==> flow/design.v <==
module Memory #(parameter Depth = 4,
			  parameter Data_width = 32)
			 ( input  wire clk,
			   input  wire rst,
			   input  wire EN,
			   input  wire wr_en,
			   input  wire rd_en,
			   input  wire [  Depth    - 1 : 0] add,
			   input  wire [Data_width - 1 : 0] Data_in,
			   output reg  valid_out,
			   output reg  [Data_width - 1 : 0] Data_out
			 );
reg [Data_width-1:0] mem [0:15];
reg [15:0] arr_add [0:15];
integer i = 0; 													
integer counter = 0;
always @(posedge clk or negedge rst) begin
	if (~rst) begin
		for (i = 0; i < 16; i = i + 1)
	      begin
	        mem[i]  <= 32'hXXXXXXXX;
	        arr_add[i] <= 16'h0000;
	      end
	      counter <= 0; 
	end else if (EN)begin
		if (~wr_en && rd_en)begin
			mem[add]     <= Data_in;
			arr_add[add] <= add;
			if (counter == 15) begin 
				counter <= 1;
			end else begin
			counter <= counter + 1;
			end
		end else if (~rd_en && wr_en)begin
			if (counter == 0 || arr_add[add] != add) begin
			valid_out <= 0;
			Data_out <= 32'hXXXXXXXX;	
			end else begin
			Data_out  <= mem[add];
			valid_out <= 1;	
			end 
			end else begin 
			valid_out <= 0;
			Data_out <= 32'hXXXXXXXX;
			end
	end else begin 
		Data_out <= 32'hXXXXXXXX;
		valid_out <= 0;
	end
end
endmodule
; From RTL to reports: Memory
; What the tools print for Memory, step after step.
; Line numbers count from 1 in the design file above.
; Cell names lack the library's common part.
; The mark n/a stands for no value.
[design]
top_module = Memory
clock_port = clk
lib = sky130hd
pvt_corner = tt_025C_1v80

; Elaborated design
; Yosys after proc, flatten, opt, wreduce and memory -nomap, before mapping. Print and check cells are not counted. Equal cells are merged and count once.
[word_totals]
reg_bits = 641
output_inout_bits = 33
wordCells = 92
[op_classes]
n_addsub = 1
eq_ne = 18
n_mux = 13
bitwise = 2
reduce_and_logical = 23
[op_table]
columns = cell, count
row1 = 32-bit case mux with 16-bit select, 1
row2 = 16-bit case mux with 16-bit select, 1
row3 = 32-bit 2-to-1 mux, 5
row4 = 3-bit AND reduction, 16
row5 = 16-bit 2-to-1 mux, 3
row6 = 32-bit by 2-bit adder with 32-bit output (second input constant), 1
row7 = 32-bit by 5-bit == test with 1-bit output (second input constant), 1
row8 = 32-bit logical NOT, 1
row9 = 4-bit == test (second input constant), 8
row10 = 16-bit by 4-bit inequality test with 1-bit output, 1
row11 = 4-bit by 3-bit == test with 1-bit output (second input constant), 4
row12 = 4-bit by 2-bit == test with 1-bit output (second input constant), 2
row13 = 2-bit AND reduction, 2
row14 = 4-bit by 1-bit == test with 1-bit output (second input constant), 1
row15 = 4-bit logical NOT, 1
row16 = 1-bit 2-to-1 mux, 3
row17 = 1-bit logical AND, 2
row18 = 1-bit NOT, 2
row19 = 2-bit inequality test (second input constant), 1
row20 = 1-bit logical OR, 1

; Longest topological paths
; Depth = most cells in a row (Yosys ltp): at word level without a register or memory, in the mapped netlist without a sequential cell, where the memories' decode and read muxes count.
[logic_depth]
ltp_word = 11
ABC_AREA = 0
mapped_depth = 10
depth_no_buf = 7

; Mapped cells and area
; Source: synth_stat.txt of the flow (Yosys; design flattened, memories mapped). It holds for the ABC_AREA given above (unset counts as 0); a run with the other value may have another netlist.
; Totals and module areas in this step are rounded.
[types]
columns = type, count
row1 = dfrtp_1, 608
row2 = mux2_2, 501
row3 = edfxtp_1, 33
row4 = a22oi_1, 102
row5 = buf_2, 76
row6 = nor2_1, 91
row7 = a222oi_1, 32
row8 = a22o_1, 34
row9 = a221oi_1, 28
row10 = mux2_1, 20
row11 = nor2b_1, 36
row12 = nand2_1, 58
row13 = mux2i_1, 21
row14 = xnor2_1, 24
row15 = or2_2, 31
row16 = nand3_1, 38
row17 = a21oi_1, 37
row18 = nor3_4, 8
; Other cell types: 52; their cells: 264.
[synth_totals]
cells = 2042
area_um2 = 27740
sequential_area_um2 = 16210
ff_cells = 641
buf_cells = 151

; Timing after synthesis
; OpenSTA on the mapped netlist: ideal clock, no wires. The path of least setup slack (recovery checks aside). Input and output delay are each 20% of the period. Register names are those of the netlist, which keeps one name where synthesis merged equal registers.
[synth_timing]
path_kind = in2reg
from = input wr_en
to = register Data_out[0]
tclk_ns = 2.18
input_delay_ns = 0.436
launch_ns = 0.436
t_arrival_ns = 1.721
t_required_ns = 1.787
path_slack_ns = 0.066
delay_ns = 1.678
path_stages = 3
path_buffers = 1
synth_period_reached_ns = 2.114
; "delay_ns" = arrival - input delay + setup time.
; "path_stages": output pins that drive a net of the path, with the launching flip-flop's if there is one; two outputs of one cell count as two.
; "synth_period_reached_ns" is the clock period less the worst setup slack; recovery checks do not enter. This is arithmetic on one report: input and output delays are still those of the set period (20% each).
; The rows between start and end are the longest chain of elaborated cells between them; the timing report does not say that the signal goes this way. Where chains are equally long, one stands for them.
; A line is the first line of the expression or statement that the cell stems from. Yosys adds cells for indexed reads and writes and turns some case tables into memories.
; At most two assigning lines are given for a register; there are more.
; The path ends at the enable pin of a flip-flop; only ways to that pin are counted.
[synth_via]
path_cell_list = nand3b_1 > buf_2 > and2_1
elab_chain_cells = 4
[synth_rtl]
columns = item, line
row1 = start: declaration, 6  ; input wire wr_en,
row2 = 1-bit NOT, 26  ; if (~wr_en && rd_en)begin
row3 = 1-bit logical AND, 26
row4 = 2-bit inequality test, n/a
row5 = 2-bit AND reduction, n/a
row6 = end: assignment, 37  ; Data_out <= 32'hXXXXXXXX;
row7 = end: assignment, 39  ; Data_out <= mem[add];
row8 = end: declaration, 11  ; output reg [Data_width - 1 : 0] Data_out

; Path in the finished layout
; From the final timing report of job 1: the path of least setup slack in the routed layout; clock arrival at registers is part of the times.
[layout_timing]
path_kind = reg2reg
from = register counter[16]
to = register valid_out
tclk_ns = 1.33
launch_ns = 0.61
t_arrival_ns = 2.25
t_required_ns = 1.70
path_slack_ns = -0.55
path_stages = 8
path_buffers = 0
; The rows between start and end are the longest chain of elaborated cells between them; the timing report does not say that the signal goes this way. Where chains are equally long, one stands for them.
; At most two assigning lines are given for a register; there are more.
[layout_via]
path_cell_list = dfrtp_1 > nor4_1 > nand4_1 > nor2_1 > nand3_1 > nand4b_1 > a2111oi_2 > and4b_1
elab_chain_cells = 5
[layout_rtl]
columns = item, line
row1 = start: declaration, 16  ; integer counter = 0;
row2 = start: assignment, 24  ; counter <= 0;
row3 = start: assignment, 32  ; counter <= counter + 1;
row4 = 32-bit logical NOT, 35  ; if (counter == 0 || arr_add[add] != add) begin
row5 = 1-bit logical OR, 35
row6 = 1-bit 2-to-1 mux, 35
row7 = 1-bit 2-to-1 mux, 34  ; end else if (~rd_en && wr_en)begin
row8 = 1-bit 2-to-1 mux, 26  ; if (~wr_en && rd_en)begin
row9 = end: assignment, 36  ; valid_out <= 0;
row10 = end: assignment, 40  ; valid_out <= 1;
row11 = end: declaration, 10  ; output reg valid_out,

; Record of 2 stored runs of the RTL-to-layout flow on Memory, platform sky130hd. The runs are unordered. Constraints: input delay and output delay 20% of the set period each, output load 0.01 pF.
; "timing.achieved_period_ns" means the clock period less the worst setup slack. The figure is calculated, with input and output delays left at 20% of the set period.
; "total_power_mw" is the tool's figure for a default switching activity; nothing was simulated.
; Values from the reports are rounded here.

[job 1: settings]
period_ns = 1.33
CORE_UTILIZATION = 50
CELL_PAD_IN_SITES_GLOBAL_PLACEMENT = 1
TNS_END_PERCENT = 30
CAP_MARGIN = 20
CORE_MARGIN = 2
SLEW_MARGIN = 20
[job 1: results]
design_die_area_um2 = 57380
timing.achieved_period_ns = 1.877
total_power_mw = 50.69
finish.stdcell_area_um2 = 38550
worst_setup_slack_ns = -0.547
synth_area_um2 = 27740
fin_util_frac = 0.701
setup_tns_ns = -33.71

[job 2: settings]
period_ns = 3.17
CORE_UTILIZATION = 40
CORE_ASPECT_RATIO = 0.64
CELL_PAD_IN_SITES_GLOBAL_PLACEMENT = 3
CELL_PAD_IN_SITES_DETAIL_PLACEMENT = 2
TNS_END_PERCENT = 70
GPL_TIMING_DRIVEN = 1
GPL_ROUTABILITY_DRIVEN = 1
CTS_CLUSTER_SIZE = 95
CAP_MARGIN = 20
CORE_MARGIN = 2
SLEW_MARGIN = 20
[job 2: results]
setup_tns_ns = 0.000
total_power_mw = 20.22
design_die_area_um2 = 71530
fin_util_frac = 0.476
finish.stdcell_area_um2 = 32780
timing.achieved_period_ns = 2.539
synth_area_um2 = 27740
worst_setup_slack_ns = 0.631
